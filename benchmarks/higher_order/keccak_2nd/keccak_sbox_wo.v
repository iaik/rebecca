==> flow/design.v <==
`timescale 1ns/1ns
module keccak_sbox
  #(parameter SHARES = 3
  , parameter CHI_DOUBLE_CLK = 0
  , parameter LESS_RAND = 0
  , parameter DOM_PIPELINE = 1
  , parameter IOTA_XOR = 0
  )
  ( input  wire ClkxCI
  , input  wire RstxRBI
  , input  wire IotaRCxDI
  , input  wire[SHARES*5-1:0] InputxDI
  , input  wire[(SHARES*SHARES-SHARES)/2*5-1:0] ZxDI
  , output  reg[SHARES*5-1:0] OutputxDO
  );
  localparam NUM_FF = DOM_PIPELINE ? (SHARES*SHARES)*5 : (SHARES*SHARES - SHARES)*5;
  reg[NUM_FF-1:0] FFxDN, FFxDP;
  always @(*) begin : SBOX
    integer i, j, x0, x1, x2, ff_idx, rand_idx;
    reg result;
    reg[4:0] S, T;
    FFxDN = {NUM_FF{1'b0}};
    for(x0 = 0; x0 < 5; x0=x0+1) begin
      x1 = (x0 + 1) % 5;
      x2 = (x0 + 2) % 5;
      for (i = 0; i < SHARES; i=i+1) begin
        result = 1'b0;
        S = InputxDI[i*5 +: 5];
        for (j = 0; j < SHARES; j=j+1) begin
          T = InputxDI[j*5 +: 5];
          if (i == j) begin
            if (DOM_PIPELINE) begin
              ff_idx = i*SHARES + i;
              if (LESS_RAND && i >= SHARES-2) begin
                FFxDN[ff_idx*5 + x0] = ~S[x1] & S[x2];
              end else begin
                FFxDN[ff_idx*5 + x0] = S[x0] ^ (~S[x1] & S[x2]);
              end
              result = result ^ FFxDP[ff_idx*5 + x0];
            end else begin
              if (LESS_RAND && i >= SHARES-2) begin
                result = result ^ (~S[x1] & S[x2]);
              end else begin
                result = result ^ S[x0] ^ (~S[x1] & S[x2]);
              end
            end
          end else if (i < j) begin
            rand_idx = i + j*(j-1)/2;
            if (DOM_PIPELINE) begin
              ff_idx = i*SHARES + j;
            end else begin
              ff_idx = i*(SHARES-1) + j-1;
            end
            if (LESS_RAND && rand_idx == (SHARES*SHARES-SHARES)/2-1) begin
              FFxDN[ff_idx*5 + x0] = (S[x1] & T[x2]) ^ S[x0];
            end else begin
              FFxDN[ff_idx*5 + x0] = (S[x1] & T[x2]) ^ ZxDI[rand_idx*5 + x0];
            end
            result = result ^ FFxDP[ff_idx*5 + x0];
            if (IOTA_XOR && i == 0 && x0 == 0 && rand_idx==0) begin
              FFxDN[ff_idx*5 + x0] = IotaRCxDI ^ FFxDN[ff_idx*5 + x0];
            end
          end else if (i > j) begin
            rand_idx = j + i*(i-1)/2;
            if (DOM_PIPELINE) begin
              ff_idx = i*SHARES + j;
            end else begin
              ff_idx = i*(SHARES-1) + j;
            end
            if (LESS_RAND && rand_idx == (SHARES*SHARES-SHARES)/2-1) begin
              FFxDN[ff_idx*5 + x0] = (S[x1] & T[x2]) ^ S[x0];
            end else begin
              FFxDN[ff_idx*5 + x0] = (S[x1] & T[x2]) ^ ZxDI[rand_idx*5 + x0];
            end
            result = result ^ FFxDP[ff_idx*5 + x0];
          end
        end
        OutputxDO[i*5 + x0] = result;
      end
    end
  end
  if(CHI_DOUBLE_CLK) begin
    always @(negedge ClkxCI or negedge RstxRBI) begin
      if(~RstxRBI)       FFxDP <= {NUM_FF{1'b0}};
      else  FFxDP <= FFxDN;
    end
  end
  else begin
    always @(posedge ClkxCI or negedge RstxRBI) begin
      if(~RstxRBI)       FFxDP <= {NUM_FF{1'b0}};
      else FFxDP <= FFxDN;
    end
  end
endmodule
* Tool chain data of keccak_sbox
What the tools print for keccak_sbox, step after step.
Line numbers count from 1 in the design file above.
Operators carry their Yosys type and port widths (W data, S select, Z words).
Cell names lack the library's common part.
A cell with n/a has no value.
- Top :: keccak_sbox
- Clock :: ClkxCI
- Library :: sky130hd
- Corner :: tt_025C_1v80

* Word level
Yosys after proc, flatten, opt, wreduce and memory -nomap, before mapping. Enables and synchronous resets that opt folds into registers are not counted as muxes. Memory bits, and registers merged into a memory's read port (data or address), are not among the register bits. Print and check cells are not counted. Equal cells are merged and count once.
- Bits of input ports :: 33
- Bits in registers :: 45
- Bitwise logic cells :: 179
** Operators with widths (count)
- $xor A1 B1 Y1 :: 75
- $and A1 B1 Y1 :: 45
- $or A44 B45 Y45 :: 1
- $or A43 B44 Y44 :: 1
- $or A44 B10 Y44 :: 1
- $or A44 B15 Y44 :: 1
- $or A44 B20 Y44 :: 1
- $or A44 B25 Y44 :: 1
- $or A44 B30 Y44 :: 1
- $or A44 B35 Y44 :: 1
- $or A44 B40 Y44 :: 1
- $or A44 B5 Y44 :: 1
- $or A42 B43 Y43 :: 1
- $or A43 B14 Y43 :: 1
- $or A43 B19 Y43 :: 1
- $or A43 B24 Y43 :: 1
- $or A43 B29 Y43 :: 1
- $or A43 B34 Y43 :: 1
- $or A43 B39 Y43 :: 1
- $or A43 B4 Y43 :: 1
- $or A43 B9 Y43 :: 1
- $or A41 B42 Y42 :: 1
- $or A42 B13 Y42 :: 1
- $or A42 B18 Y42 :: 1
- $or A42 B23 Y42 :: 1
- $or A42 B28 Y42 :: 1
- $or A42 B3 Y42 :: 1
- $or A42 B33 Y42 :: 1
Other operator kinds: 19; their cells: 33.

* Depth
Yosys ltp: most cells in a row. Word level: on the elaborated netlist, between registers, memories and ports. Mapped: between sequential cells and ports; inverters and the memories' decode and read muxes count.
- Word-level depth :: 47
- ABC_AREA :: 0
- Depth in mapped cells :: 3
- Mapped depth without buffers :: 2

* Mapped cells and area
Yosys stat after the flow's synthesis: flattened, memories mapped to cells. It holds for the ABC_AREA given above (unset counts as 0); a run with the other value may have another netlist.
Totals and module areas in this step are rounded.
- Sequential part of the area :: 0.0011 mm^2
- Flip-flop cells :: 45
- Chip area (Yosys) :: 0.002 mm^2
- Buffers :: 1
- Cell count :: 166
** Cells by type
- dfrtp_1 :: count 45, total area 1126.08 um^2
- xnor2_1 :: count 75, total area 656.88 um^2
- nand2_1 :: count 30, total area 112.608 um^2
- nand2b_1 :: count 15, total area 93.84 um^2
- buf_4 :: count 1, total area 7.507 um^2

* Worst setup path after synthesis
Source: OpenSTA report_checks on the synthesized netlist (no wires, ideal clock, input and output delay 20% of the period each), path of least setup slack; recovery checks are left aside. Register names are those of the netlist, which keeps one name where synthesis merged equal registers.
- Kind :: reg2out
- From :: register FFxDP[34]
- To :: output OutputxDO[14]
- Setup slack :: 0.441 ns
- Stages :: 4
- Path delay :: 0.783 ns
- Arrival time :: 0.783 ns
- Buffers on the path :: 1
- Output delay :: 0.306 ns
- Clock period :: 1.53 ns
- Synthesis period reached :: 1.089 ns
"path delay" = arrival - input delay + setup time.
At an output port there is no setup time.
"stages": output pins that drive a net of the path, with the launching flip-flop's if there is one; two outputs of one cell count as two.
"synthesis period reached" = period - worst setup slack (recovery checks aside). The figure is calculated, with input and output delays left at 20% of the set period.
Between the ends stands the longest chain of elaborated cells between them, by number of cells; it is not shown to be the way that was timed. Of several equally long chains one is given.
Each line given opens the expression or statement behind the cell; cells for indexed reads and writes are added by Yosys, which also makes memories of some case tables.
- Cell sequence :: dfrtp_1 xnor2_1 xnor2_1 buf_4
- Cells in the longest elaborated chain :: 2
** RTL lines, path after synthesis
- start: declaration :: RTL line 17 : reg[NUM_FF-1:0] FFxDN, FFxDP;
- start: assignment :: RTL line 90 : if(~RstxRBI)       FFxDP <= {NUM_FF{1'b0}};
- start: assignment :: RTL line 91 : else FFxDP <= FFxDN;
- $xor A1 B1 Y1 :: RTL line 75 : result = result ^ FFxDP[ff_idx*5 + x0];
- $xor A1 B1 Y1 :: RTL line 39 : result = result ^ FFxDP[ff_idx*5 + x0];
- end: declaration :: RTL line 14 : , output  reg[SHARES*5-1:0] OutputxDO
Some nets on the timed path still bear RTL names; the line given drives or declares the net.
** Named nets, after synthesis (RTL line)
- SBOX.result :: 39

* Timing after layout
Path of least setup slack in the final report of run 1 (OpenROAD, finished layout, wires in). Where an end is a register, its clock arrival counts in the times.
- Kind :: reg2out
- From :: register FFxDP[2]
- To :: output OutputxDO[2]
- Arrival time :: 1.19 ns
- Clock period :: 1.28 ns
- Buffers on the path :: 1
- Stages :: 4
- Output delay :: 0.26 ns
- Setup slack :: -0.16 ns
Between the ends stands the longest chain of elaborated cells between them, by number of cells; it is not shown to be the way that was timed. Of several equally long chains one is given.
- Cell sequence :: dfrtp_1 xnor2_2 xnor2_1 buf_2
- Cells in the longest elaborated chain :: 2
** RTL lines, path post-layout
- start: declaration :: RTL line 17 : reg[NUM_FF-1:0] FFxDN, FFxDP;
- start: assignment :: RTL line 90 : if(~RstxRBI)       FFxDP <= {NUM_FF{1'b0}};
- start: assignment :: RTL line 91 : else FFxDP <= FFxDN;
- $xor A1 B1 Y1 x2 :: RTL line 59 : result = result ^ FFxDP[ff_idx*5 + x0];
- end: declaration :: RTL line 14 : , output  reg[SHARES*5-1:0] OutputxDO

## Implementation results

2 stored runs of keccak_sbox in the flow (synthesis by Yosys, layout by OpenROAD, sky130hd cells), in arbitrary order. Constraints: input delay and output delay 20% of the set period each, output load 0.01 pF.
"allowed time less slack (worst setup path)" is the time allowed to the run's worst setup path (the clock period less input and output delay, where it has them) less its slack. Clock arrival times count: a late capture clock shortens it, a late launch clock lengthens it.
Measured values are rounded.

** Run 1
- Settings :: period_ns=1.28; CORE_UTILIZATION=42; PLACE_DENSITY_LB_ADDON=0.06; CELL_PAD_IN_SITES_DETAIL_PLACEMENT=1; GPL_TIMING_DRIVEN=0; CAP_MARGIN=10; SLEW_MARGIN=10; MAX_ROUTING_LAYER=met4; CORE_MARGIN=2
- Post-layout utilization :: 0.57
- Total die area :: 0.0053 mm^2
- Setup slack of the critical path :: -0.16 ns
- Allowed time less slack (worst setup path) :: 1.19 ns
- Critical path kind :: reg2out
- Yosys chip area after synthesis :: 0.002 mm^2

** Run 2
- Settings :: period_ns=1.38; CORE_UTILIZATION=56; SETUP_SLACK_MARGIN=0.16; PLACE_DENSITY=0.9; CELL_PAD_IN_SITES_GLOBAL_PLACEMENT=2; CELL_PAD_IN_SITES_DETAIL_PLACEMENT=2; TNS_END_PERCENT=45; CTS_CLUSTER_SIZE=88; CAP_MARGIN=35; MAX_ROUTING_LAYER=met5; CORE_MARGIN=2; SLEW_MARGIN=20
- Outcome :: unfinished; error GPL-0301 in placement
